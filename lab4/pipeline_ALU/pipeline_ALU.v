==> flow/design.v <==
module pipeline_ALU (
    input clk,reset,
    input [4:0]A,B,C,D,E,
    output [4:0] S
);
    reg [4:0] D01,D02,D03,D11,D12;
    wire [4:0] ABsum,CDsum;
    assign ABsum = A + B;
    assign CDsum = C + D;
    always @(posedge clk) begin
        if(reset) {D01,D02,D03} <= 0;
        else {D01,D02,D03} <= {ABsum,CDsum,E};
    end
    wire [4:0] D01subD02;
    assign D01subD02 = D01 - D02;
    always @(posedge clk) begin
        if(reset) {D11,D12} <= 0;
        else {D11,D12} <= {D01subD02,D03};
    end
    assign S = D11 & D12;
endmodule
# From RTL to reports: pipeline_ALU
# The steps from the RTL of pipeline_ALU to its reports follow in flow order.
# Line numbers count from 1 in the design file above.
# Operators carry their Yosys type and port widths (W data, S select, Z words).
# Library cell names are shortened.
# Not given: --
# setup
design,pipeline_ALU
clock,clk
lib,sky130hd
pvt_corner,tt_025C_1v80

# Word level
# Counts by Yosys on the flattened word-level netlist (proc, flatten, opt, wreduce; memories kept). Register bits leave out memories and registers merged into their read ports (data or address); mux counts leave out enables and synchronous resets folded into registers. Print and check cells are left out. Cells with the same type and inputs are merged into one.
# bits
out_inout_bits,5
elab_cells,9
input_bits,27
register_bits,25
# classes
bitwise,1
addsub,3
# op_table
operator,n
$add A5 B5 Y5,2
$sub A5 B5 Y5,1
$and A5 B5 Y5,1

# Depth
# Depth = most cells in a row (Yosys ltp): at word level without a register or memory, in the mapped netlist without a sequential cell, where the memories' decode and read muxes count.
# depth
depth_word,1
abc_area,0
depth_mapped,7
depth_no_buf,7

# Synthesis result
# Source: synth_stat.txt of the flow (Yosys; design flattened, memories mapped). It holds for the ABC_AREA given above (unset counts as 0); a run with the other value may have another netlist.
# Totals and module areas in this step are rounded.
# by_type
cell_type,n,area_total_um2
dfxtp_1,25,500.48
ha_1,12,150.144
nor2b_1,15,93.84
fa_1,3,60.058
inv_1,12,45.043
nor2_1,12,45.043
a21oi_1,8,40.038
xor2_1,4,35.034
and2_1,5,31.28
nand2b_1,4,25.024
a2111o_1,2,22.522
a21o_1,3,22.522
mux2_2,2,22.522
xnor2_1,2,17.517
buf_2,3,15.014
nand3_1,3,15.014
nand3b_1,1,7.507
nor3b_1,1,7.507
# Not listed: further types 2, cells in them 2.
# mapped
flip_flops,25
mapped_cells,119
buffers,3
seqArea_um2,500
synth_area_um2,1200

# Path before layout
# OpenSTA on the mapped netlist: ideal clock, no wires. The path of least setup slack (recovery checks aside). Input and output delay are each 20% of the period. Register names are those of the netlist, which keeps one name where synthesis merged equal registers.
# synth_timing
path_type,input to register
from,in C[0]
to,reg D02[4]
setup_ps,74
path_buffers,0
t_first_pin_ps,320
required_ps,1526
arrival_time_ps,1446
stages,6
setup_slack_ps,80
path_delay_ps,1200
clock_period_ps,1600
input_delay_ps,320
period_less_setup_slack_ps,1520
# "path_delay_ps" is the arrival time less input delay plus setup time.
# "stages": output pins that drive a net of the path, with the launching flip-flop's if there is one; two outputs of one cell count as two.
# "period_less_setup_slack_ps" = period - worst setup slack (recovery checks aside). The figure is calculated, with input and output delays left at 20% of the set period.
# Between the ends stands the longest chain of elaborated cells between them, by number of cells; it is not shown to be the way that was timed. Of several equally long chains one is given.
# A line is the first line of the expression or statement that the cell stems from. Yosys adds cells for indexed reads and writes and turns some case tables into memories.
# synth_between
path_cell_list,ha_1 -> inv_1 -> fa_1 -> nand2b_1 -> a2111o_1 -> o21ai_0
elab_chain_cells,1
cone_cells,1
lines_between,1
classes_between,add/sub (1)
# synth_rtl
item,line_no,rtl
start: declaration,3,"input [4:0]A,B,C,D,E,"
$add A5 B5 Y5,9,assign CDsum = C + D;
end: declaration,6,"reg [4:0] D01,D02,D03,D11,D12;"

# Timing after layout
# Path of least setup slack in the final report of stored run 1 (OpenROAD, finished layout, wires in). Where an end is a register, its clock arrival counts in the times.
# The report prints the path's times to 10 ps; the period is as set.
# layout_timing
path_type,register to register
from,reg D01[0]
to,reg D11[4]
setup_slack_ps,-210
required_ps,1350
clock_period_ps,1100
stages,8
setup_ps,50
arrival_time_ps,1560
t_first_pin_ps,310
path_buffers,0
# Between the ends stands the longest chain of elaborated cells between them, by number of cells; it is not shown to be the way that was timed. Of several equally long chains one is given.
# layout_between
path_cell_list,dfxtp_2 -> inv_2 -> ha_4 -> inv_2 -> fa_2 -> nand3_2 -> nand3_2 -> a21oi_2
elab_chain_cells,1
cone_cells,1
lines_between,1
classes_between,add/sub (1)
# layout_rtl
item,line_no,rtl
start: declaration,6,"reg [4:0] D01,D02,D03,D11,D12;"
$sub A5 B5 Y5,15,assign D01subD02 = D01 - D02;
end: declaration,6,

Subject: flow runs of pipeline_ALU

Hi,

Module pipeline_ALU, platform sky130hd: 2 stored runs of the flow (Yosys, OpenROAD) with differing settings, in no particular order. Input and output delays are each 20% of the period that was set; the output load is 0.01 pF.
"achieved_period_ps" is the run's clock period less its worst setup slack. It is reckoned from that one timing run; input and output delays stay at 20% of the period that was set.
"worst_setup_path_time_ps" is the time allowed to the run's worst setup path (the clock period less input and output delay, where it has them) less its slack. Clock arrival times count: a late capture clock shortens it, a late launch clock lengthens it.
"power_uw" rests on the timing tool's default activity at the inputs, not on a simulated workload.
"worst_setup_path_time_ps" is known to 10 ps.
Results are given in rounded form.

Stored run 1, flow files:
==> flow/run.sh <==
#!/bin/bash
# the make line also repeats the synthesis and layout settings of config.mk as NAME=value (left out here)
make -C /OpenROAD-flow-scripts/flow DESIGN_CONFIG=/design/flow/config.mk WORK_HOME=/design/flow/orfs CLKGATE_MAP_FILE= finish
==> flow/config.mk <==
export PLATFORM = sky130hd
export DESIGN_NAME = pipeline_ALU
export DESIGN_NICKNAME = pipeline_ALU
export VERILOG_FILES = /design/flow/design.v
export SDC_FILE = /design/flow/constraint.sdc
export NUM_CORES = 4
export LEC_CHECK = 0
export CAP_MARGIN = 10
export CORE_MARGIN = 2
export CORE_UTILIZATION = 46
export CTS_CLUSTER_DIAMETER = 72
export MAX_ROUTING_LAYER = met4
export PLACE_DENSITY_LB_ADDON = 0.13
export SLEW_MARGIN = 20
==> flow/constraint.sdc <==
create_clock -name core_clock -period 1.1 [get_ports {clk}]
set_input_delay 0.2200 -clock core_clock [delete_from_list [all_inputs] [get_ports {clk}]]
set_output_delay 0.2200 -clock core_clock [all_outputs]
set_load 0.01 [all_outputs]

==> results of stored run 1, as CSV <==
result,value
synth_chip_area_um2,1200
die_footprint_um2,3000
finalCellArea_um2,1800
final_util_frac,0.73
ws_setup_ps,-210
total_negative_slack_ps,-560
holdWs_ps,220
power_uw,2100
achieved_period_ps,1307
worst_setup_path_time_ps,1310
worst_path_kind,"register to register"

Stored run 2, flow files:
==> flow/run.sh <==
#!/bin/bash
# the make line also repeats the synthesis and layout settings of config.mk as NAME=value (left out here)
make -C /OpenROAD-flow-scripts/flow DESIGN_CONFIG=/design/flow/config.mk WORK_HOME=/design/flow/orfs CLKGATE_MAP_FILE= finish
==> flow/config.mk <==
export PLATFORM = sky130hd
export DESIGN_NAME = pipeline_ALU
export DESIGN_NICKNAME = pipeline_ALU
export VERILOG_FILES = /design/flow/design.v
export SDC_FILE = /design/flow/constraint.sdc
export NUM_CORES = 4
export LEC_CHECK = 0
export CAP_MARGIN = 20
export CORE_MARGIN = 2
export CORE_UTILIZATION = 61
export SLEW_MARGIN = 20
==> flow/constraint.sdc <==
create_clock -name core_clock -period 1.59 [get_ports {clk}]
set_input_delay 0.3180 -clock core_clock [delete_from_list [all_inputs] [get_ports {clk}]]
set_output_delay 0.3180 -clock core_clock [all_outputs]
set_load 0.01 [all_outputs]

==> results of stored run 2, as CSV <==
result,value
synth_chip_area_um2,1200
die_footprint_um2,2300
finalCellArea_um2,1600
final_util_frac,0.91
ws_setup_ps,46
total_negative_slack_ps,0
holdWs_ps,450
power_uw,1400
achieved_period_ps,1544
worst_setup_path_time_ps,1230
worst_path_kind,"input to register"

Regards
