==> flow/design.v <==
module FSM_counter (
    input clk,reset,
    output reg [7:0] port_A,port_B
);
    wire [7:0] S;
    reg [7:0] B,W,present_state,next_state;
    reg cnt,load_w,load_A,load_B;
    always @(posedge clk) begin
        if(reset)
            B <= 7'b0000000;
        else
            if(cnt) B <= B+1;
    end
    assign S = W + B;
    always @(posedge clk) begin
        if(reset)
            W <= 7'b0000000;
        else
            if (load_w) W <= S;
    end
    always @(posedge clk) begin
        if(reset)
            {port_A,port_B} <= 0;
        else 
            port_A=(load_A)?W:port_A;
            port_B=(load_B)?W:port_B;
    end
    always @(posedge clk) begin
        if(reset)
            present_state <= 0;
        else
            present_state <= next_state;
    end
    always @(*) begin
        next_state = 0;
        cnt = 0;
        load_w = 0;
        load_A = 0;
        load_B = 0;
        case (present_state)
            0:
            begin
                next_state = 1;
                cnt = 1;
                load_w = 1;
            end 
            1:
            begin
                next_state = 2;
                cnt = 1;
                load_w = 1;
            end
            2:
            begin
                next_state = 3;
                cnt = 1;
                load_w = 1;
            end
            3:
            begin
                next_state = 4;
                cnt = 1;
                load_w = 1;
            end
            4:
            begin
                next_state = 5;
                cnt = 1;
                load_w = 1;
            end
            5:
            begin
                next_state = 6;
                cnt = 1;
                load_w = 1;
            end
            6:
            begin
                next_state = 7;
                cnt = 1;
                load_w = 1;
            end
            7:
            begin
                next_state = 8;
                cnt = 1;
                load_w = 1;
            end
            8:
            begin
                next_state = 9;
                cnt = 1;
                load_w = 1;
            end
            9:
            begin
                next_state = 10;
                cnt = 1;
                load_w = 1;
            end
            10:
            begin
                next_state = 11;
                cnt = 1;
                load_w = 1;
            end
            11:
            begin
                next_state = 12;
                cnt = 1;
                load_w = 1;
                load_A = 1;
            end
            12:
            begin
                next_state = 13;
                cnt = 1;
                load_w = 1;
            end
            13:
            begin
                next_state = 14;
                cnt = 1;
                load_w = 1;
            end
            14:
            begin
                next_state = 15;
                cnt = 1;
                load_w = 1;
            end
            15:
            begin
                next_state = 16;
                cnt = 1;
                load_w = 1;
            end
            16:
            begin
                next_state = 17;
                cnt = 1;
                load_w = 1;
            end
            17:
            begin
                next_state = 18;
                cnt = 1;
                load_w = 1;
            end
            18:
            begin
                next_state = 19;
                cnt = 1;
                load_w = 1;
            end
            19:
            begin
                next_state = 20;
                cnt = 1;
                load_w = 1;
            end
            20:
            begin
                next_state = 21;
                load_w = 1;
            end
            21:
            begin
                next_state = 22;
                load_B = 1;
            end
            22:
            begin
                next_state = 22;
            end
        endcase
    end
endmodule
== Tool chain data of FSM_counter ==
Tool output for the design above, in the order of the flow.
Lines are those of the file above, counted from 1.
Library cell names are shortened.
A cell with -- has no value.
Inputs
  top module: FSM_counter
  clock input: clk
  library: sky130hd
  timing corner: tt_025C_1v80

== Word-level counts ==
Counts by Yosys on the flattened word-level netlist (proc, flatten, opt, wreduce; memories kept). Print and check cells are left out. Cells with the same type and inputs are merged into one.
Memory sizes are those after Yosys's memory passes, which may raise the word count (mostly to a power of two), join words into wider ones and drop unused or constant bits.
Storage and ports
  output and inout bits: 16
  bits of input ports: 2
  register bits after elaboration: 40
  elaborated cells: 13
  memory cells: 1
  memory bits (read-only): 288
  clocked read ports x word width: 9
Cells by class
  bitwise logic cells: 1
  multiplexer cells: 2
  add/subtract/negate cells: 2
  reductions and logical operators: 2
Memory list
  (no name shown): words 32, bits a word 9, read ports 1, wr ports 0, line 40  | case (present_state)
Operator list (number)
  12-bit 2-to-1 mux: 1
  8-bit by 1-bit adder with 8-bit output (second input constant): 1
  8-bit adder: 1
  5-bit 2-to-1 mux: 1
  3-bit zero test: 1
  2-bit OR reduction: 1
  1-bit inverter: 1

== Logic depth ==
Depth = most cells in a row (Yosys ltp): at word level without a register or memory, in the mapped netlist without a sequential cell, where the memories' decode and read muxes count.
Logic depth
  depth in word-level cells: 4
  ABC_AREA: 0
  gate-level depth with buffers: 8
  mapped depth without buffers: 7

== Synthesis result ==
Yosys stat after the flow's synthesis: flattened, memories mapped to cells. It holds for the ABC_AREA given above (unset counts as 0); a run with the other value may have another netlist.
Cells by type
  dfxtp_1: number 33, total area 660.634 µm²
  edfxtp_1: number 8, total area 240.23 µm²
  mux2i_1: number 14, total area 140.134 µm²
  ha_1: number 11, total area 137.632 µm²
  nor2_1: number 23, total area 86.333 µm²
  a21oi_1: number 9, total area 45.043 µm²
  nor2b_1: number 7, total area 43.792 µm²
  nand2_1: number 10, total area 37.536 µm²
  xnor2_1: number 4, total area 35.034 µm²
  xor2_1: number 4, total area 35.034 µm²
  o21ai_1: number 6, total area 30.029 µm²
  a21o_1: number 3, total area 22.522 µm²
  clkbuf_1: number 6, total area 22.522 µm²
  nand3b_1: number 3, total area 22.522 µm²
  nor3b_1: number 3, total area 22.522 µm²
  fa_1: number 1, total area 20.019 µm²
  nor3_1: number 4, total area 20.019 µm²
  nand4_1: number 3, total area 18.768 µm²
Not listed: further types 21, cells in them 29.
Mapped netlist
  cell count: 181
  flip-flop cells: 41
  mapped area: 1833.0 µm²
  buffers: 8

== Timing after synthesis ==
OpenSTA on the mapped netlist: ideal clock, no wires. The path of least setup slack (recovery checks aside). Input and output delay are each 20% of the period. Register names are those of the netlist, which keeps one name where synthesis merged equal registers.
Timing after synthesis
  path type: register -> register
  start: register B[1]
  end: register W[7]
  clock period: 2.25 ns
  library setup time: 0.123 ns
  buffers on the path: 0
  driving pins on the path: 7
  delay of the path: 1.982 ns
  time at the first pin: 0.000 ns
  arrival: 1.859 ns
  slack: 0.267 ns
  synthesis period reached: 1.983 ns
"delay of the path" is the arrival time less input delay plus setup time.
"driving pins on the path" counts driving pins, that of a launching flip-flop among them; a cell with two outputs on the path counts twice.
"synthesis period reached" is the clock period less the worst setup slack; recovery checks do not enter. This is arithmetic on one report: input and output delays are still those of the set period (20% each).
Between the ends stands the longest chain of elaborated cells between them, by number of cells; it is not shown to be the way that was timed. Of several equally long chains one is given.
A line is the first line of the expression or statement that the cell stems from. Yosys adds cells for indexed reads and writes and turns some case tables into memories.
Between the ends, after synthesis
  path through: dfxtp_1 ha_1 a211oi_2 nor3_1 or4_1 nand3b_1 mux2_1
  cells in the longest elaborated chain: 1
RTL lines, path after synthesis
  from (decl): line 6  | reg [7:0] B,W,present_state,next_state;
  from (assign): line 10  | B <= 7'b0000000;
  from (assign): line 12  | if(cnt) B <= B+1;
  8-bit adder: line 14  | assign S = W + B;
  to (assign): line 17  | W <= 7'b0000000;
  to (assign): line 19  | if (load_w) W <= S;
  to (decl): line 6

== Worst path after layout ==
From the final timing report of flow run 1: the path of least setup slack in the routed layout; clock arrival at registers is part of the times.
Timing post-layout
  path type: register -> register
  start: register W[1]
  end: register W[7]
  slack: -0.45 ns
  arrival: 2.06 ns
  time at the first pin: 0.29 ns
  library setup time: 0.11 ns
  clock period: 1.43 ns
  buffers on the path: 0
  driving pins on the path: 7
Between the ends stands the longest chain of elaborated cells between them, by number of cells; it is not shown to be the way that was timed. Of several equally long chains one is given.
Between the ends, post-layout
  path through: dfxtp_2 ha_4 a211oi_4 nor3_2 or4_1 nand3b_1 mux2_4
  cells in the longest elaborated chain: 1
RTL lines, path post-layout
  from (decl): line 6  | reg [7:0] B,W,present_state,next_state;
  from (assign): line 17  | W <= 7'b0000000;
  from (assign): line 19  | if (load_w) W <= S;
  8-bit adder: line 14  | assign S = W + B;
  to (assign): line 17
  to (assign): line 19
  to (decl): line 6

Memo
Re: implementation data of FSM_counter

Settings and measured results of 2 stored flow runs for module FSM_counter (sky130hd), not sorted in any way. The constraints put input and output delay at 20% of the set period each and load the outputs with 0.01 pF.
By "achieved clock period (ns)" is meant the clock period of the run minus its worst setup slack. This is arithmetic on one report: input and output delays are still those of the set period (20% each).
"worst setup path time (ns)": the worst setup path's part of the clock period (all of it between registers, 20% less for each end at a port) less its slack. A launch clock that arrives late makes it longer, a capture clock that arrives late makes it shorter.
"finish__power__total" is the tool's figure for a default switching activity; nothing was simulated.

Flow files of flow run 1
==> flow/run.sh <==
#!/bin/bash
# the make line also repeats the synthesis and layout settings of config.mk as NAME=value (left out here)
make -C /OpenROAD-flow-scripts/flow DESIGN_CONFIG=/design/flow/config.mk WORK_HOME=/design/flow/orfs CLKGATE_MAP_FILE= finish
==> flow/config.mk <==
export PLATFORM = sky130hd
export DESIGN_NAME = FSM_counter
export DESIGN_NICKNAME = FSM_counter
export VERILOG_FILES = /design/flow/design.v
export SDC_FILE = /design/flow/constraint.sdc
export NUM_CORES = 4
export LEC_CHECK = 0
export CAP_MARGIN = 20
export CORE_MARGIN = 2
export CORE_UTILIZATION = 49
export CTS_CLUSTER_SIZE = 46
export MIN_ROUTING_LAYER = met1
export PLACE_DENSITY_LB_ADDON = 0.19
export SETUP_SLACK_MARGIN = 0.07
export SLEW_MARGIN = 15
export TNS_END_PERCENT = 65
==> flow/constraint.sdc <==
create_clock -name core_clock -period 1.43 [get_ports {clk}]
set_input_delay 0.2860 -clock core_clock [delete_from_list [all_inputs] [get_ports {clk}]]
set_output_delay 0.2860 -clock core_clock [all_outputs]
set_load 0.01 [all_outputs]

report of flow run 1
yosys chip area after synthesis (um^2): 1833.0
finish__design__die__area: 4245.8
finish__design__instance__area__stdcell: 2573.7
finish__design__instance__utilization: 0.7083
finish__timing__setup__ws: -0.448
finish__timing__setup__tns: -1.344
finish__timing__hold__ws: 0.492
finish__power__total: 2.278e-03
achieved clock period (ns): 1.878
worst setup path time (ns): 1.88
worst setup path kind: register -> register

Flow files of flow run 2
==> flow/run.sh <==
#!/bin/bash
# the make line also repeats the synthesis and layout settings of config.mk as NAME=value (left out here)
make -C /OpenROAD-flow-scripts/flow DESIGN_CONFIG=/design/flow/config.mk WORK_HOME=/design/flow/orfs CLKGATE_MAP_FILE= finish
==> flow/config.mk <==
export PLATFORM = sky130hd
export DESIGN_NAME = FSM_counter
export DESIGN_NICKNAME = FSM_counter
export VERILOG_FILES = /design/flow/design.v
export SDC_FILE = /design/flow/constraint.sdc
export NUM_CORES = 4
export LEC_CHECK = 0
export ABC_AREA = 0
export CAP_MARGIN = 0
export CORE_MARGIN = 6
export CORE_UTILIZATION = 54
export CTS_CLUSTER_DIAMETER = 348
export GPL_TIMING_DRIVEN = 0
export MAX_ROUTING_LAYER = met5
export PLACE_DENSITY = 0.45
export SETUP_SLACK_MARGIN = -0.03
export SLEW_MARGIN = 20
export TNS_END_PERCENT = 5
==> flow/constraint.sdc <==
create_clock -name core_clock -period 1.65 [get_ports {clk}]
set_input_delay 0.3300 -clock core_clock [delete_from_list [all_inputs] [get_ports {clk}]]
set_output_delay 0.3300 -clock core_clock [all_outputs]
set_load 0.01 [all_outputs]

report of flow run 2
yosys chip area after synthesis (um^2): 1833.0
finish__design__die__area: 4936.5
finish__design__instance__area__stdcell: 2260.9
finish__design__instance__utilization: 0.7228
finish__timing__setup__ws: -0.210
finish__timing__setup__tns: -0.255
finish__timing__hold__ws: 0.504
finish__power__total: 1.908e-03
achieved clock period (ns): 1.860
worst setup path time (ns): 1.86
worst setup path kind: register -> register
